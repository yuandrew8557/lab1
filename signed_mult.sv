==> flow/design.v <==
module signed_mult (
  output logic signed [15:0] out,
  input			             clk,
  input signed        [ 7:0] a,
                             b,
  output logic				 done);
  logic signed [ 7:0] a_reg,
          	          b_reg;
  wire  signed [15:0] mult_out;
  assign mult_out = a_reg * b_reg;
  always @ (posedge clk) begin
    done = 0;
    a_reg <= a;
    b_reg <= b;
    out <= mult_out;
	done = 1;
  end
endmodule
From RTL to reports: signed_mult
What the tools print for signed_mult, step after step.
Lines are those of the file above, counted from 1.
Operators: Yosys type, input widths -> output width; for muxes data width and select width s.
Library cell names are shortened.
{"block": "setup", "top": "signed_mult", "clk_port": "clk", "lib": "sky130hd", "pvt_corner": "tt_025C_1v80"}

After elaboration
Counts by Yosys on the flattened word-level netlist (proc, flatten, opt, wreduce; memories kept). Register bits leave out memories and registers merged into their read ports (data or address); mux counts leave out enables and synchronous resets folded into registers. Print and check cells are left out. Cells with the same type and inputs are merged into one.
{"block": "classes", "mul": 1}
{"block": "op_table", "op": "$mul 8x8->16", "count": 1}
{"block": "bits", "regBits": 32, "inputBits": 17, "wordCells": 4, "output_inout_bits": 17}

Logic depth
Yosys ltp: most cells in a row. Word level: on the elaborated netlist, between registers, memories and ports. Mapped: between sequential cells and ports; inverters and the memories' decode and read muxes count.
{"block": "logic_depth", "ltp_word": 1, "ABC_AREA": 0, "mapped_depth": 17, "depth_no_buf": 17}

After synthesis
Source: synth_stat.txt of the flow (Yosys; design flattened, memories mapped). It holds for the ABC_AREA given above (unset counts as 0); a run with the other value may have another netlist.
The area totals of this step are shown rounded.
{"block": "mapped", "ff_cells": 32, "buffers": 1, "stdcells": 327, "seq_area_um2": 640.6, "yosys_area_um2": 3206}
{"block": "by_type", "cell_type": "fa_1", "count": 55, "type_area_um2": 1.1E+03}
{"block": "by_type", "cell_type": "dfxtp_1", "count": 32, "type_area_um2": 640.614}
{"block": "by_type", "cell_type": "ha_1", "count": 29, "type_area_um2": 362.848}
{"block": "by_type", "cell_type": "inv_1", "count": 88, "type_area_um2": 330.317}
{"block": "by_type", "cell_type": "and2_1", "count": 43, "type_area_um2": 269.008}
{"block": "by_type", "cell_type": "xnor2_1", "count": 11, "type_area_um2": 96.342}
{"block": "by_type", "cell_type": "nand2_1", "count": 15, "type_area_um2": 56.304}
{"block": "by_type", "cell_type": "nor2b_1", "count": 9, "type_area_um2": 56.304}
{"block": "by_type", "cell_type": "nor2_1", "count": 10, "type_area_um2": 37.536}
{"block": "by_type", "cell_type": "a21oi_1", "count": 7, "type_area_um2": 35.034}
{"block": "by_type", "cell_type": "xor2_1", "count": 3, "type_area_um2": 26.275}
{"block": "by_type", "cell_type": "a21oi_4", "count": 1, "type_area_um2": 16.266}
{"block": "by_type", "cell_type": "o41ai_2", "count": 1, "type_area_um2": 16.266}
{"block": "by_type", "cell_type": "nor4b_2", "count": 1, "type_area_um2": 15.014}
{"block": "by_type", "cell_type": "o21a_1", "count": 2, "type_area_um2": 15.014}
{"block": "by_type", "cell_type": "o21ai_1", "count": 3, "type_area_um2": 15.014}
{"block": "by_type", "cell_type": "mux2_1", "count": 1, "type_area_um2": 11.261}
{"block": "by_type", "cell_type": "nand3_1", "count": 2, "type_area_um2": 10.01}
Other cell types: 13; their cells: 14.

Worst setup path after synthesis
Source: OpenSTA report_checks on the synthesized netlist (no wires, ideal clock, input and output delay 20% of the period each), path of least setup slack; recovery checks are left aside. Register names are those of the netlist, which keeps one name where synthesis merged equal registers.
{"block": "synth_path", "path_kind": "register to register", "start": "register b_reg[7]", "end": "register out[11]", "driving_pins": 15, "arrival_time_ns": 3.990, "setup_slack_ns": 0.908, "path_delay_ns": 4.052, "n_path_buf": 0, "setup_time_ns": 0.062, "required_ns": 4.898, "period_ns": 4.96, "launch_ns": 0.000, "period_less_setup_slack_ns": 4.052}
"path_delay_ns" = arrival - input delay + setup time.
"driving_pins" counts driving pins, that of a launching flip-flop among them; a cell with two outputs on the path counts twice.
"period_less_setup_slack_ns" = period - worst setup slack (recovery checks aside). The figure is calculated, with input and output delays left at 20% of the set period.
Between the ends stands the longest chain of elaborated cells between them, by number of cells; it is not shown to be the way that was timed. Of several equally long chains one is given.
A line is the first line of the expression or statement that the cell stems from. Yosys adds cells for indexed reads and writes and turns some case tables into memories.
{"block": "synth_via", "path_cell_list": "dfxtp_1 nand2b_1 fa_1 fa_1 inv_1 fa_1 inv_1 fa_1 inv_1 ha_1 a21o_1 a21oi_4 a21boi_1 or4_1 nand3_1", "elab_chain_cells": 1, "cone_cells": 1, "lines_between": 1, "classes_between": "1 x mul"}
{"block": "synth_rtl", "element": "from (decl)", "line_no": 8, "text": "b_reg;"}
{"block": "synth_rtl", "element": "from (assign)", "line_no": 14, "text": "b_reg <= b;"}
{"block": "synth_rtl", "element": "$mul 8x8->16", "line_no": 10, "text": "assign mult_out = a_reg * b_reg;"}
{"block": "synth_rtl", "element": "to (assign)", "line_no": 15, "text": "out <= mult_out;"}
{"block": "synth_rtl", "element": "to (decl)", "line_no": 2, "text": "output logic signed [15:0] out,"}

Worst path after layout
From the final timing report of entry A: the path of least setup slack in the routed layout; clock arrival at registers is part of the times.
{"block": "layout_path", "path_kind": "register to register", "start": "register b_reg[4]", "end": "register out[15]", "arrival_time_ns": 4.20, "period_ns": 4.0, "n_path_buf": 2, "setup_time_ns": 0.07, "driving_pins": 15, "launch_ns": 0.30, "required_ns": 4.22, "setup_slack_ns": 0.03}
Between the ends stands the longest chain of elaborated cells between them, by number of cells; it is not shown to be the way that was timed. Of several equally long chains one is given.
{"block": "layout_via", "path_cell_list": "dfxtp_2 buf_4 buf_4 and2_1 fa_1 fa_1 fa_1 inv_1 fa_1 inv_1 ha_4 a21oi_1 o21ai_1 o41ai_2 xnor2_1", "elab_chain_cells": 1, "cone_cells": 1, "lines_between": 1, "classes_between": "1 x mul"}
{"block": "layout_rtl", "element": "from (decl)", "line_no": 8, "text": "b_reg;"}
{"block": "layout_rtl", "element": "from (assign)", "line_no": 14, "text": "b_reg <= b;"}
{"block": "layout_rtl", "element": "$mul 8x8->16", "line_no": 10, "text": "assign mult_out = a_reg * b_reg;"}
{"block": "layout_rtl", "element": "to (assign)", "line_no": 15, "text": "out <= mult_out;"}
{"block": "layout_rtl", "element": "to (decl)", "line_no": 2, "text": "output logic signed [15:0] out,"}

Wiki page: signed_mult / flow data

Below are 2 stored runs of the flow (Yosys, OpenROAD; platform sky130hd) on signed_mult, each with its settings and what was measured, unordered. Constraints: input delay and output delay 20% of the set period each, output load 0.01 pF.
"timing.achieved_period_ns" = clock period - worst setup slack. The figure is calculated, with input and output delays left at 20% of the set period.
By "worst_path_time_ns" is meant the share of the clock period that the worst setup path is allowed (20% is reserved at inputs, 20% at outputs), minus its slack. Clock arrival times at its registers enter into it.
"power_uw" rests on the timing tool's default activity at the inputs, not on a simulated workload.
Results are given in rounded form.

{"run": "entry A", "settings": { "period_ns": 4.0, "CAP_MARGIN": 20, "CORE_MARGIN": 2, "CORE_UTILIZATION": 40, "SLEW_MARGIN": 20 }, "results": { "synth_area_um2": 3206, "final_die_area_um2": 8746, "stdcell_area_um2": 4169, "fin_util_frac": 0.54, "worstSetupSlack_ns": 0.026, "tns_setup_ns": 0.000, "timing.hold.ws_ns": 0.522, "power_uw": 2622, "timing.achieved_period_ns": 3.974, "worst_path_time_ns": 3.97, "path_kind": "register to register" }}
{"run": "entry B", "settings": { "period_ns": 3.34, "CORE_UTILIZATION": 59, "SETUP_SLACK_MARGIN": 0.37, "HOLD_SLACK_MARGIN": 0.25, "TNS_END_PERCENT": 55, "ABC_AREA": 0, "GPL_TIMING_DRIVEN": 1, "MIN_ROUTING_LAYER": "met2", "CAP_MARGIN": 20, "CORE_MARGIN": 2, "SLEW_MARGIN": 20 }, "results": { "synth_area_um2": 3206, "final_die_area_um2": 6039, "stdcell_area_um2": 4343, "fin_util_frac": 0.84, "worstSetupSlack_ns": -0.654, "tns_setup_ns": -4.443, "timing.hold.ws_ns": 0.628, "power_uw": 3540, "timing.achieved_period_ns": 3.994, "worst_path_time_ns": 3.99, "path_kind": "register to register" }}
